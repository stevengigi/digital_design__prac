==> flow/design.v <==
`timescale 1ns / 1ps
module two_bits_multiplier(
input clk,
input [1:0]A,
input [1:0]B,
input [3:0]testA,
input [3:0]testB,
output reg [3:0]S,
output reg [7:0]S1
    );
always@(posedge clk)begin 
	S[3]=A[1] & A[0] & B[1] & B[0];
	S[2]=(A[1] & ~A[0] & B[1]) | (A[1] & A[0] & B[1] & ~B[0]);
	S[1]=(~A[1] & A[0] & B[1]) | (A[1] & ~A[0] & B[0]) |(A[1] & A[0] & B[1] & ~B[0]) |(A[1] & A[0] & ~B[1] & B[0]);
	S[0]=(~A[1] & A[0] & B[0]) | (A[1] & A[0] & B[0]);
	S1=testA *testB;
end
endmodule
======== Tool chain data of two_bits_multiplier ========
Tool output for the design above, in the order of the flow.
Line numbers count from 1 in the design file above.
Cell names lack the library's common part.
A cell with n/a has no value.
inputs
  top module .............................. two_bits_multiplier
  clock ................................... clk
  standard-cell library ................... sky130hd
  library corner .......................... tt_025C_1v80

======== Elaborated design ========
Yosys after proc, flatten, opt, wreduce and memory -nomap, before mapping. Enables and synchronous resets that opt folds into registers are not counted as muxes. Memory bits, and registers merged into a memory's read port (data or address), are not among the register bits. Print and check cells are not counted. Equal cells are merged and count once.
operators by class
  $mul .................................... 1
  bitwise logic cells ..................... 22
operators by type and width
  operator                                     count
  4-bit by 4-bit multiplier with 8-bit output  1
  1-bit bitwise AND                            13
  1-bit bitwise OR                             5
  1-bit NOT                                    4
word-level totals
  register bits after elaboration ......... 12
  input bits .............................. 13
  output and inout port bits .............. 12
  cells after elaboration ................. 25

======== Depth ========
Yosys ltp: most cells in a row. Word level: on the elaborated netlist, between registers, memories and ports. Mapped: between sequential cells and ports; inverters and the memories' decode and read muxes count.
logic depth
  word-level depth ........................ 6
  ABC_AREA ................................ 0
  depth in mapped cells ................... 8
  gate-level depth less buffers ........... 8

======== Synthesis result ========
Source: synth_stat.txt of the flow (Yosys; design flattened, memories mapped). It holds for the ABC_AREA given above (unset counts as 0); a run with the other value may have another netlist.
The area totals of this step are shown rounded.
mapped netlist
  mapped cells ............................ 70
  chip area (Yosys) ....................... 723 sq um
  area of sequential cells ................ 240 sq um
  flip-flop cells ......................... 12
  buffer cells ............................ 0
cells by type
  type       count  area in all (sq um)
  dfxtp_1    12     240.23
  ha_1       12     150.144
  and2_1     14     87.584
  fa_1       4      80.077
  nand2_1    6      22.522
  xnor2_1    2      17.517
  xor2_1     2      17.517
  a21oi_1    3      15.014
  inv_1      3      11.261
  nor2_1     3      11.261
  or4b_1     1      10.01
  a21o_2     1      8.758
  and3b_1    1      8.758
  o2111ai_1  1      8.758
  a211oi_1   1      7.507
  a21o_1     1      7.507
  o211ai_1   1      7.507
  and3_1     1      6.256
  o21ai_1    1      5.005

======== Worst setup path after synthesis ========
Path of least setup slack by OpenSTA after synthesis, without wires, with an ideal clock, recovery checks aside; 20% of the period is set as input and as output delay. Where synthesis merged equal registers, the netlist keeps one of their names.
timing post-synthesis
  path type ............................... input to register
  start point ............................. input port testA[0]
  end point ............................... register S1[7]
  period .................................. 3.23 ns
  external input delay .................... 0.646 ns
  library setup time ...................... 0.082 ns
  launch time at the first pin ............ 0.646 ns
  data arrival time ....................... 2.757 ns
  data required time ...................... 3.148 ns
  slack ................................... 0.391 ns
  path delay .............................. 2.193 ns
  stages on the path ...................... 8
  path buffers ............................ 0
  synthesis period reached ................ 2.839 ns
"path delay" = arrival - input delay + setup time.
"stages on the path" counts driving pins, that of a launching flip-flop among them; a cell with two outputs on the path counts twice.
"synthesis period reached" is the clock period less the worst setup slack; recovery checks do not enter. This is arithmetic on one report: input and output delays are still those of the set period (20% each).
The rows between start and end are the longest chain of elaborated cells between them; the timing report does not say that the signal goes this way. Where chains are equally long, one stands for them.
Each line given opens the expression or statement behind the cell; cells for indexed reads and writes are added by Yosys, which also makes memories of some case tables.
between the ends, post-synthesis
  cells stage by stage .................... nand2_1 -> fa_1 -> inv_1 -> fa_1 -> ha_1 -> a211oi_1 -> or4b_1 -> o2111ai_1
  cells in the longest elaborated chain ... 1
  elaborated cells on any way between the ends .. 1
  RTL lines with such cells ............... 1
  classes of those cells .................. mul: 1
ends and longest elaborated chain, post-synthesis
  what                                         RTL line  source
  from (decl)                                  6         input [3:0]testA,
  4-bit by 4-bit multiplier with 8-bit output  16        S1=testA *testB;
  to (assign)                                  16
  to (decl)                                    9         output reg [7:0]S1

======== Path in the finished layout ========
From the final timing report of flow run A: the path of least setup slack in the routed layout; clock arrival at registers is part of the times.
timing post-layout
  path type ............................... input to register
  start point ............................. input port testA[0]
  end point ............................... register S1[7]
  period .................................. 4.59 ns
  external input delay .................... 0.92 ns
  library setup time ...................... 0.08 ns
  launch time at the first pin ............ 0.92 ns
  data arrival time ....................... 3.66 ns
  data required time ...................... 4.77 ns
  slack ................................... 1.12 ns
  stages on the path ...................... 9
  path buffers ............................ 1
The rows between start and end are the longest chain of elaborated cells between them; the timing report does not say that the signal goes this way. Where chains are equally long, one stands for them.
between the ends, post-layout
  cells stage by stage .................... clkdlybuf4s50_1 -> nand2_1 -> fa_1 -> inv_1 -> fa_1 -> ha_1 -> a211oi_1 -> or4b_1 -> o2111ai_1
  cells in the longest elaborated chain ... 1
  elaborated cells on any way between the ends .. 1
  RTL lines with such cells ............... 1
  classes of those cells .................. mul: 1
ends and longest elaborated chain, post-layout
  what                                         RTL line  source
  from (decl)                                  6         input [3:0]testA,
  4-bit by 4-bit multiplier with 8-bit output  16        S1=testA *testB;
  to (assign)                                  16
  to (decl)                                    9         output reg [7:0]S1

Flow measurements of two_bits_multiplier on sky130hd: 2 stored runs with different settings, listed in no order. Input and output delays are each 20% of the period that was set; the output load is 0.01 pF.
"critical path time" is the time allowed to the run's worst setup path (the clock period less input and output delay, where it has them) less its slack. Clock arrival times count: a late capture clock shortens it, a late launch clock lengthens it.
By "overall power" is meant OpenSTA's value without simulated activity: inputs other than the clock are taken to toggle once in ten clock periods, and the tool carries that through the logic.
Results are given in rounded form.

======== flow run A ========
==> flow/run.sh <==
#!/bin/bash
# the make line also repeats the synthesis and layout settings of config.mk as NAME=value (left out here)
make -C /OpenROAD-flow-scripts/flow DESIGN_CONFIG=/design/flow/config.mk WORK_HOME=/design/flow/orfs CLKGATE_MAP_FILE= finish
==> flow/config.mk <==
export PLATFORM = sky130hd
export DESIGN_NAME = two_bits_multiplier
export DESIGN_NICKNAME = two_bits_multiplier
export VERILOG_FILES = /design/flow/design.v
export SDC_FILE = /design/flow/constraint.sdc
export NUM_CORES = 4
export LEC_CHECK = 0
export CAP_MARGIN = 20
export CELL_PAD_IN_SITES_GLOBAL_PLACEMENT = 2
export CORE_MARGIN = 2
export CORE_UTILIZATION = 28
export CTS_CLUSTER_DIAMETER = 136
export CTS_CLUSTER_SIZE = 97
export GPL_TIMING_DRIVEN = 0
export HOLD_SLACK_MARGIN = 0.19
export MAX_ROUTING_LAYER = met5
export PLACE_DENSITY_LB_ADDON = 0.1
export SLEW_MARGIN = 20
==> flow/constraint.sdc <==
create_clock -name core_clock -period 4.59 [get_ports {clk}]
set_input_delay 0.9180 -clock core_clock [delete_from_list [all_inputs] [get_ports {clk}]]
set_output_delay 0.9180 -clock core_clock [all_outputs]
set_load 0.01 [all_outputs]

-------- measured, flow run A --------
  netlist area reported by Yosys .......... 723 sq um
  total negative slack on setup checks .... 0.000 ns
  die area ................................ 3010 sq um
  worst setup slack after layout .......... 1.12 ns
  overall power ........................... 0.306 mW
  critical path time ...................... 2.56 ns
  worst path kind ......................... input to register
  smallest hold slack ..................... 1.22 ns
  post-layout utilization ................. 42.3%

======== flow run B ========
==> flow/run.sh <==
#!/bin/bash
# the make line also repeats the synthesis and layout settings of config.mk as NAME=value (left out here)
make -C /OpenROAD-flow-scripts/flow DESIGN_CONFIG=/design/flow/config.mk WORK_HOME=/design/flow/orfs CLKGATE_MAP_FILE= finish
==> flow/config.mk <==
export PLATFORM = sky130hd
export DESIGN_NAME = two_bits_multiplier
export DESIGN_NICKNAME = two_bits_multiplier
export VERILOG_FILES = /design/flow/design.v
export SDC_FILE = /design/flow/constraint.sdc
export NUM_CORES = 4
export LEC_CHECK = 0
export CAP_MARGIN = 20
export CORE_MARGIN = 2
export CORE_UTILIZATION = 17
export CTS_CLUSTER_SIZE = 18
export MAX_ROUTING_LAYER = met4
export PLACE_DENSITY_LB_ADDON = 0.26
export SETUP_SLACK_MARGIN = 0.41
export SLEW_MARGIN = 25
==> flow/constraint.sdc <==
create_clock -name core_clock -period 2.33 [get_ports {clk}]
set_input_delay 0.4660 -clock core_clock [delete_from_list [all_inputs] [get_ports {clk}]]
set_output_delay 0.4660 -clock core_clock [all_outputs]
set_load 0.01 [all_outputs]

-------- measured, flow run B --------
  netlist area reported by Yosys .......... 723 sq um
  total negative slack on setup checks .... -0.209 ns
  die area ................................ 4790 sq um
  worst setup slack after layout .......... -0.096 ns
  overall power ........................... 0.707 mW
  critical path time ...................... 1.96 ns
  worst path kind ......................... input to register
  smallest hold slack ..................... 0.479 ns
  post-layout utilization ................. 32.1%
